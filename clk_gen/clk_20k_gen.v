==> flow/design.v <==
module clk_20k_gen
(
    input           clk     ,
    input           rst     ,
    output          clk_20k 
);
    reg             clk_20k_r;
    reg     [13:0]   cnt;
    always @ (posedge clk, negedge rst) begin
        if (!rst) begin
            clk_20k_r <= 1'b0;
            cnt <= 14'd0;
        end
        else if (cnt < 14'd24) begin
            cnt <= cnt + 14'd1;
        end
        else if (cnt == 14'd24) begin
            cnt <= cnt + 14'd1;
            clk_20k_r <= 1'b1;
        end
        else if (cnt < 14'd49) begin
            cnt <= cnt + 14'd1;
        end
        else if (cnt == 14'd49) begin
            clk_20k_r <= 1'b0;
            cnt <= 14'd0;
        end
    end
    assign clk_20k = clk_20k_r;
endmodule
# Reports on clk_20k_gen
# Tool output for the design above, in the order of the flow.
# Lines are those of the file above, counted from 1.
# The mark -- stands for no value.
[design]
top = "clk_20k_gen"
clock_port = "clk"
library = "sky130hd"
pvt_corner = "tt_025C_1v80"

# After elaboration
# Yosys after proc, flatten, opt, wreduce and memory -nomap, before mapping. Memory bits, and registers merged into a memory's read port (data or address), are not among the register bits. Print and check cells are not counted. Equal cells are merged and count once.
[bits]
regBits = 15
in_bits = 2
output_inout_bits = 1
wordCells = 19
[op_classes]
n_addsub = 1
compare = 2
n_eq = 3
n_mux = 7
n_logic = 1
n_reduce_logical = 3
[op_table]
columns = ["op", "n"]
rows = [
  ["14-bit two-way mux", 4],
  ["14-bit by 1-bit adder with 14-bit output (second input constant)", 1],
  ["14-bit by 5-bit less-than comparator with 1-bit output (second input constant)", 1],
  ["14-bit by 5-bit equality test with 1-bit output (second input constant)", 1],
  ["14-bit by 6-bit less-than comparator with 1-bit output (second input constant)", 1],
  ["14-bit by 6-bit equality test with 1-bit output (second input constant)", 1],
  ["4-bit nonzero test", 1],
  ["3-bit AND reduction", 1],
  ["1-bit two-way mux", 3],
  ["2-bit inequality test (second input constant)", 1],
  ["2-bit nonzero test", 1],
  ["1-bit inverter", 1],
]

# Longest topological paths
# Longest topological path by Yosys (ltp), each cell counted once; first at word level (registers and memories cut), then after technology mapping (sequential cells cut; the memories' decode and read muxes count).
[depth]
ltp_word = 5
abc_area = 0
depth_mapped = 5
ltp_nobuf = 5

# Synthesis result
# Yosys stat after the flow's synthesis: flattened, memories mapped to cells. It holds for the ABC_AREA given above (unset counts as 0); a run with the other value may have another netlist.
# Totals and module areas in this step are rounded.
[mapped]
stdcells = 60
yosys_area_um2 = 673.1
seq_area_um2 = 375.4
ffs = 15
buffers = 9
[types]
columns = ["cell_type", "n", "type_area_um2"]
rows = [
  ["sky130_fd_sc_hd__dfrtp_1", 15, 375.36],
  ["sky130_fd_sc_hd__ha_1", 3, 37.536],
  ["sky130_fd_sc_hd__clkbuf_1", 8, 30.029],
  ["sky130_fd_sc_hd__xnor2_1", 2, 17.517],
  ["sky130_fd_sc_hd__a21o_1", 2, 15.014],
  ["sky130_fd_sc_hd__nand3_1", 3, 15.014],
  ["sky130_fd_sc_hd__nor3b_1", 2, 15.014],
  ["sky130_fd_sc_hd__or4_1", 2, 15.014],
  ["sky130_fd_sc_hd__a31oi_1", 2, 12.512],
  ["sky130_fd_sc_hd__and2_1", 2, 12.512],
  ["sky130_fd_sc_hd__nand4_1", 2, 12.512],
  ["sky130_fd_sc_hd__a21bo_2", 1, 10.01],
  ["sky130_fd_sc_hd__a221o_1", 1, 10.01],
  ["sky130_fd_sc_hd__a32o_1", 1, 10.01],
  ["sky130_fd_sc_hd__dlygate4sd3_1", 1, 10.01],
  ["sky130_fd_sc_hd__a21o_2", 1, 8.758],
  ["sky130_fd_sc_hd__a41oi_1", 1, 8.758],
  ["sky130_fd_sc_hd__o2bb2ai_1", 1, 8.758],
]
# Other cell types: 9; their cells: 10.

# Path before layout
# OpenSTA on the mapped netlist: ideal clock, no wires. The path of least setup slack (recovery checks aside). Input and output delay are each 20% of the period. Register names are those of the netlist, which keeps one name where synthesis merged equal registers.
[synth_path]
path_type = "reg2reg"
start = "register cnt[10]"
end = "register cnt[5]"
period_ns = 1.91
setup_ns = 0.118
t_first_pin_ns = 0.000
arrival_ns = 1.564
required_ns = 1.792
slack_ns = 0.228
path_delay_ns = 1.682
path_stages = 5
path_buffers = 0
period_less_setup_slack_ns = 1.682
# "path_delay_ns" = arrival - input delay + setup time.
# "path_stages" counts driving pins, that of a launching flip-flop among them; a cell with two outputs on the path counts twice.
# "period_less_setup_slack_ns" is the clock period less the worst setup slack; recovery checks do not enter. This is arithmetic on one report: input and output delays are still those of the set period (20% each).
# The rows between start and end are the longest chain of elaborated cells between them; the timing report does not say that the signal goes this way. Where chains are equally long, one stands for them.
# Each line given opens the expression or statement behind the cell; cells for indexed reads and writes are added by Yosys, which also makes memories of some case tables.
# At most two assigning lines are given for a register; there are more.
[synth_via]
path_cell_list = "sky130_fd_sc_hd__dfrtp_1 > sky130_fd_sc_hd__or4_1 > sky130_fd_sc_hd__or2_1 > sky130_fd_sc_hd__a221o_1 > sky130_fd_sc_hd__a21o_1"
elab_chain_len = 5
cone_cells = 9
lines_between = 4
cone_classes = "compare: 2; eq/ne: 2; mux: 4; reduce/logical: 1"
[synth_lines]
columns = ["item", "line_no", "source"]
rows = [
  ["start, declared", 8, "reg     [13:0]   cnt;"],
  ["start, assigned", 15, "cnt <= cnt + 14'd1;"],
  ["start, assigned", 18, "cnt <= cnt + 14'd1;"],
  ["14-bit by 6-bit equality test with 1-bit output", 24, "else if (cnt == 14'd49) begin"],
  ["14-bit two-way mux", 24, ""],
  ["14-bit two-way mux", 21, "else if (cnt < 14'd49) begin"],
  ["14-bit two-way mux", 17, "else if (cnt == 14'd24) begin"],
  ["14-bit two-way mux", 14, "else if (cnt < 14'd24) begin"],
  ["end, assigned", 15, ""],
  ["end, assigned", 18, ""],
  ["end, declared", 8, ""],
]

# Timing after layout
# Path of least setup slack in the final report of run A (OpenROAD, finished layout, wires in). Where an end is a register, its clock arrival counts in the times.
[layout_path]
path_type = "reg2out"
start = "register clk_20k_r"
end = "output clk_20k"
period_ns = 2.87
out_delay_ns = 0.57
t_first_pin_ns = 0.29
arrival_ns = 1.18
required_ns = 2.30
slack_ns = 1.12
path_stages = 2
path_buffers = 1
# At most two assigning lines are given for a register; there are more.
[layout_via]
path_cell_list = "sky130_fd_sc_hd__dfrtp_1 > sky130_fd_sc_hd__clkdlybuf4s50_1"
elab_chain_len = 0
cone_cells = 0
lines_between = 0
[layout_lines]
columns = ["item", "line_no", "source"]
rows = [
  ["start, declared", 7, "reg             clk_20k_r;"],
  ["start, assigned", 11, "clk_20k_r <= 1'b0;"],
  ["start, assigned", 19, "clk_20k_r <= 1'b1;"],
  ["end, declared", 5, "output          clk_20k"],
]

# Design clk_20k_gen on sky130hd. What follows are 2 stored runs of the flow, each under its own settings; their order means nothing. The constraints put input and output delay at 20% of the set period each and load the outputs with 0.01 pF.
# "achieved_period_ns": clock period set for the run, less the worst setup slack. It is reckoned from that one timing run; input and output delays stay at 20% of the period that was set.
# "worst_setup_path_time_ns" means the part of the period allowed to the worst setup path (the constraints hold back 20% at inputs and 20% at outputs) less its slack; where the path has registers, the arrival times of their clocks count too.
# By "final_power_uw" is meant OpenSTA's value without simulated activity: inputs other than the clock are taken to toggle once in ten clock periods, and the tool carries that through the logic.
# Results are given in rounded form.

[[run]]
name = "run A"
[run.settings]
period_ns = 2.87
CORE_UTILIZATION = 25
PLACE_DENSITY = 0.51
CELL_PAD_IN_SITES_GLOBAL_PLACEMENT = 0
ABC_AREA = 0
CAP_MARGIN = 40
MAX_ROUTING_LAYER = "met4"
CORE_MARGIN = 2
SLEW_MARGIN = 20
[run.results]
synth_area_um2 = 673.1
final_die_area_um2 = 3124
cell_area_final_um2 = 720.7
layout_utilization_frac = 0.286
timing.setup.ws_ns = 1.120
tns_ns = 0.000
final_power_uw = 341.4
achieved_period_ns = 1.750
worst_setup_path_time_ns = 1.18
critical_path_kind = "reg2out"

[[run]]
name = "run B"
[run.settings]
period_ns = 1.42
CORE_UTILIZATION = 29
SETUP_SLACK_MARGIN = 0.05
PLACE_DENSITY_LB_ADDON = 0.07
CORE_ASPECT_RATIO = 0.74
CORE_MARGIN = 2
CELL_PAD_IN_SITES_GLOBAL_PLACEMENT = 0
CELL_PAD_IN_SITES_DETAIL_PLACEMENT = 2
ABC_AREA = 1
GPL_ROUTABILITY_DRIVEN = 1
CTS_CLUSTER_DIAMETER = 226
MIN_ROUTING_LAYER = "met1"
CAP_MARGIN = 20
SLEW_MARGIN = 20
[run.results]
synth_area_um2 = 779.5
final_die_area_um2 = 3124
cell_area_final_um2 = 957.2
layout_utilization_frac = 0.368
timing.setup.ws_ns = 0.124
tns_ns = 0.000
final_power_uw = 702.5
achieved_period_ns = 1.296
worst_setup_path_time_ns = 1.30
critical_path_kind = "reg2reg"

==> flow/design.v <==
module clk_40k_gen
(
    input           clk     ,
    input           rst     ,
    output          clk_40k 
);
    reg             clk_40k_r;
    reg     [13:0]  cnt;
    always @ (posedge clk, negedge rst) begin
        if (!rst) begin
            clk_40k_r <= 1'b0;
            cnt <= 14'd0;
        end
        else if (cnt < 14'd124) begin
            cnt <= cnt + 14'd1;
        end
        else if (cnt == 14'd124) begin
            cnt <= cnt + 14'd1;
            clk_40k_r <= 1'b1;
        end
        else if (cnt < 14'd249) begin
            cnt <= cnt + 14'd1;
        end
        else if (cnt == 14'd249) begin
            clk_40k_r <= 1'b0;
            cnt <= 14'd0;
        end
    end
    assign clk_40k = clk_40k_r;
endmodule
Tool chain data of clk_40k_gen
Tool output for the design above, in the order of the flow. Line numbers count from 1 in the design file above. The mark -- stands for no value.

Design top: clk_40k_gen. Clock: clk. Standard-cell library: sky130hd. Library corner: tt_025C_1v80.

Word-level counts
Source: Yosys, flattened and elaborated, memories not mapped. Widths are those after wreduce. Registers that Yosys merges into a memory's read port (data or address) are not register bits. Print and check cells do not count. Equal cells are merged and count once.

Flip-flop bits (word level): 15. The entry for bits in latches reads 0. The entry for bits in writable memories reads 0. For bits in read-only memories the number is 0. For clocked read ports x word width the number is 0. For memories the number is 0. For input bits the number is 2. For output and inout bits the number is 1. The entry for word-level cells reads 19.

The entry for add/sub/neg operators reads 1. The entry for multipliers reads 0. For divide/modulo/power cells the number is 0. The figure for order comparisons is 2. For equal/unequal tests the number is 3. Under shift operators stands 0. The entry for muxes and demuxes reads 7. For bitwise gates (word level) the number is 1. The figure for reduce/logical cells is 3.

Operators by type and width (number): 2-to-1 mux 14 bit (4); adder 14 x 1 -> 14 bit with constant B (1); < comparator 14 x 7 -> 1 bit with constant B (1); == test 14 x 7 -> 1 bit with constant B (1); < comparator 14 x 8 -> 1 bit with constant B (1); == test 14 x 8 -> 1 bit with constant B (1); nonzero test 4 bit (1); AND reduction 3 bit (1); 2-to-1 mux 1 bit (3); != test 2 bit with constant B (1); nonzero test 2 bit (1); inverter 1 bit (1).

Logic depth
Depth = most cells in a row (Yosys ltp): at word level without a register or memory, in the mapped netlist without a sequential cell, where the memories' decode and read muxes count.

The entry for depth after elaboration reads 5. ABC_AREA: 0. For mapped depth the number is 6. For mapped depth without buffers the number is 6.

After synthesis
Source: synth_stat.txt of the flow (Yosys; design flattened, memories mapped). It holds for the ABC_AREA given above (unset counts as 0); a run with the other value may have another netlist. The area totals of this step are shown rounded.

Under mapped cells stands 71. For chip area (Yosys) the number is 771 µm². For area of sequential cells the number is 375 µm². The entry for flip-flops reads 15. Under buffer cells stands 6.

Cells by type: sky130_fd_sc_hd__dfrtp_1 (number 15, total area 375.36 µm²); sky130_fd_sc_hd__ha_1 (number 4, total area 50.048 µm²); sky130_fd_sc_hd__nor4_4 (number 2, total area 42.541 µm²); sky130_fd_sc_hd__nand2_1 (number 7, total area 26.275 µm²); sky130_fd_sc_hd__nor2_1 (number 6, total area 22.522 µm²); sky130_fd_sc_hd__o31ai_1 (number 3, total area 22.522 µm²); sky130_fd_sc_hd__mux2i_1 (number 2, total area 20.019 µm²); sky130_fd_sc_hd__clkbuf_1 (number 5, total area 18.768 µm²); sky130_fd_sc_hd__nand3_4 (number 1, total area 17.517 µm²); sky130_fd_sc_hd__o311ai_1 (number 2, total area 17.517 µm²); sky130_fd_sc_hd__and2_2 (number 2, total area 15.014 µm²); sky130_fd_sc_hd__nand3_1 (number 3, total area 15.014 µm²); sky130_fd_sc_hd__o21ai_0 (number 3, total area 15.014 µm²); sky130_fd_sc_hd__nand4_1 (number 2, total area 12.512 µm²); sky130_fd_sc_hd__inv_1 (number 3, total area 11.261 µm²); sky130_fd_sc_hd__a21bo_2 (number 1, total area 10.01 µm²); sky130_fd_sc_hd__a32o_1 (number 1, total area 10.01 µm²); sky130_fd_sc_hd__and4_2 (number 1, total area 10.01 µm²).

Other cell types: 8; their cells: 8.

Path before layout
Source: OpenSTA report_checks on the synthesized netlist (no wires, ideal clock, input and output delay 20% of the period each), path of least setup slack; recovery checks are left aside. Register names are those of the netlist, which keeps one name where synthesis merged equal registers.

Path kind: register to register. Start point: register cnt[0]. End point: register cnt[6]. The entry for clock period reads 2.02 ns. Under setup time stands 0.135 ns. Under launch time at the first pin stands 0.000 ns. For data arrival time the number is 1.411 ns. Under required time stands 1.885 ns. For slack the number is 0.475 ns. Delay of the path: 1.546 ns. Under stages on the path stands 7. Under path buffers stands 0. For synthesis period reached the number is 1.545 ns.

"delay of the path" = arrival - input delay + setup time. "stages on the path" counts driving pins, that of a launching flip-flop among them; a cell with two outputs on the path counts twice. "synthesis period reached" is the clock period less the worst setup slack; recovery checks do not enter. This is arithmetic on one report: input and output delays are still those of the set period (20% each). Between the ends stands the longest chain of elaborated cells between them, by number of cells; it is not shown to be the way that was timed. Of several equally long chains one is given. Each line given opens the expression or statement behind the cell; cells for indexed reads and writes are added by Yosys, which also makes memories of some case tables. At most two assigning lines are given for a register; there are more.

Cells stage by stage: sky130_fd_sc_hd__dfrtp_1 -> sky130_fd_sc_hd__inv_1 -> sky130_fd_sc_hd__ha_1 -> sky130_fd_sc_hd__nor4bb_1 -> sky130_fd_sc_hd__nand4_1 -> sky130_fd_sc_hd__o311ai_1 -> sky130_fd_sc_hd__o31ai_1. Cells in the longest elaborated chain: 5. For elaborated cells on any way between the ends the number is 10. Classes of those cells: add/sub (1); compare (2); eq/ne (2); mux (4); reduce/logical (1).

RTL lines, path after synthesis: start, declared (RTL line 8) `reg     [13:0]  cnt;`; start, assigned (RTL line 15) `cnt <= cnt + 14'd1;`; start, assigned (RTL line 18) `cnt <= cnt + 14'd1;`; == test 14 x 8 -> 1 bit (RTL line 24) `else if (cnt == 14'd249) begin`; 2-to-1 mux 14 bit (RTL line 24); 2-to-1 mux 14 bit (RTL line 21) `else if (cnt < 14'd249) begin`; 2-to-1 mux 14 bit (RTL line 17) `else if (cnt == 14'd124) begin`; 2-to-1 mux 14 bit (RTL line 14) `else if (cnt < 14'd124) begin`; end, assigned (RTL line 15); end, assigned (RTL line 18); end, declared (RTL line 8).

Path in the finished layout
From the final timing report of entry A: the path of least setup slack in the routed layout; clock arrival at registers is part of the times.

Path kind: register to register. Start point: register cnt[0]. End point: register cnt[6]. The entry for clock period reads 1.51 ns. Under setup time stands 0.12 ns. Under launch time at the first pin stands 0.29 ns. For data arrival time the number is 1.69 ns. Under required time stands 1.68 ns. For slack the number is -0.01 ns. Under stages on the path stands 8. Under path buffers stands 1.

Between the ends stands the longest chain of elaborated cells between them, by number of cells; it is not shown to be the way that was timed. Of several equally long chains one is given. At most two assigning lines are given for a register; there are more.

Cells stage by stage: sky130_fd_sc_hd__dfrtp_2 -> sky130_fd_sc_hd__inv_2 -> sky130_fd_sc_hd__ha_4 -> sky130_fd_sc_hd__nor4bb_2 -> sky130_fd_sc_hd__nand4_1 -> sky130_fd_sc_hd__buf_6 -> sky130_fd_sc_hd__o311ai_2 -> sky130_fd_sc_hd__o31ai_1. Cells in the longest elaborated chain: 5. For elaborated cells on any way between the ends the number is 10. Classes of those cells: add/sub (1); compare (2); eq/ne (2); mux (4); reduce/logical (1).

RTL lines, path post-layout: start, declared (RTL line 8) `reg     [13:0]  cnt;`; start, assigned (RTL line 15) `cnt <= cnt + 14'd1;`; start, assigned (RTL line 18) `cnt <= cnt + 14'd1;`; == test 14 x 8 -> 1 bit (RTL line 24) `else if (cnt == 14'd249) begin`; 2-to-1 mux 14 bit (RTL line 24); 2-to-1 mux 14 bit (RTL line 21) `else if (cnt < 14'd249) begin`; 2-to-1 mux 14 bit (RTL line 17) `else if (cnt == 14'd124) begin`; 2-to-1 mux 14 bit (RTL line 14) `else if (cnt < 14'd124) begin`; end, assigned (RTL line 15); end, assigned (RTL line 18); end, declared (RTL line 8).

Hand-over note for clk_40k_gen

Top module clk_40k_gen; platform sky130hd; tools Yosys and OpenROAD; 2 stored runs in no particular order. Input and output delays are each 20% of the period that was set; the output load is 0.01 pF. "clock period achieved": clock period set for the run, less the worst setup slack. It is reckoned from that one timing run; input and output delays stay at 20% of the period that was set. "allowed time less slack (worst setup path)" = time allowed to the worst setup path (clock period - input delay - output delay, where it has them) - its slack; a late launch clock adds to it, a late capture clock takes from it. By "total power of the final layout" is meant OpenSTA's value without simulated activity: inputs other than the clock are taken to toggle once in ten clock periods, and the tool carries that through the logic. The results are shown rounded.

Entry A has these settings: period_ns 1.51; CORE_UTILIZATION 46; HOLD_SLACK_MARGIN 0.16; CORE_ASPECT_RATIO 1.76; CORE_MARGIN 5; CELL_PAD_IN_SITES_DETAIL_PLACEMENT 1; GPL_ROUTABILITY_DRIVEN 1; SLEW_MARGIN 35; MIN_ROUTING_LAYER met2; CAP_MARGIN 20. The die area reads 2630 µm². The total negative slack is -0.007 ns. The clock period achieved is 1.517 ns. For the allowed time less slack (worst setup path) the run shows 1.52 ns. Worst setup path type: register to register. The worst setup slack after layout is -0.007 ns. The total power of the final layout comes to 0.660 mW. For the utilization after layout the run shows 65.4 %. The measured standard-cell area after routing is 1030 µm². The Yosys chip area after synthesis is 771 µm².

Entry B has these settings: period_ns 1.66; CORE_UTILIZATION 19; SETUP_SLACK_MARGIN 0.44; PLACE_DENSITY_LB_ADDON 0.06; CTS_CLUSTER_DIAMETER 219; MIN_ROUTING_LAYER met1; MAX_ROUTING_LAYER met4; CAP_MARGIN 20; CORE_MARGIN 2; SLEW_MARGIN 20. The total negative slack is 0.000 ns. The die area reads 4580 µm². The Yosys chip area after synthesis is 771 µm². The clock period achieved is 1.532 ns. For the allowed time less slack (worst setup path) the run shows 1.53 ns. Worst setup path type: register to register. The total power of the final layout comes to 0.683 mW. The measured standard-cell area after routing is 1090 µm². For the utilization after layout the run shows 27.5 %. The worst setup slack after layout is 0.128 ns.

End of note.
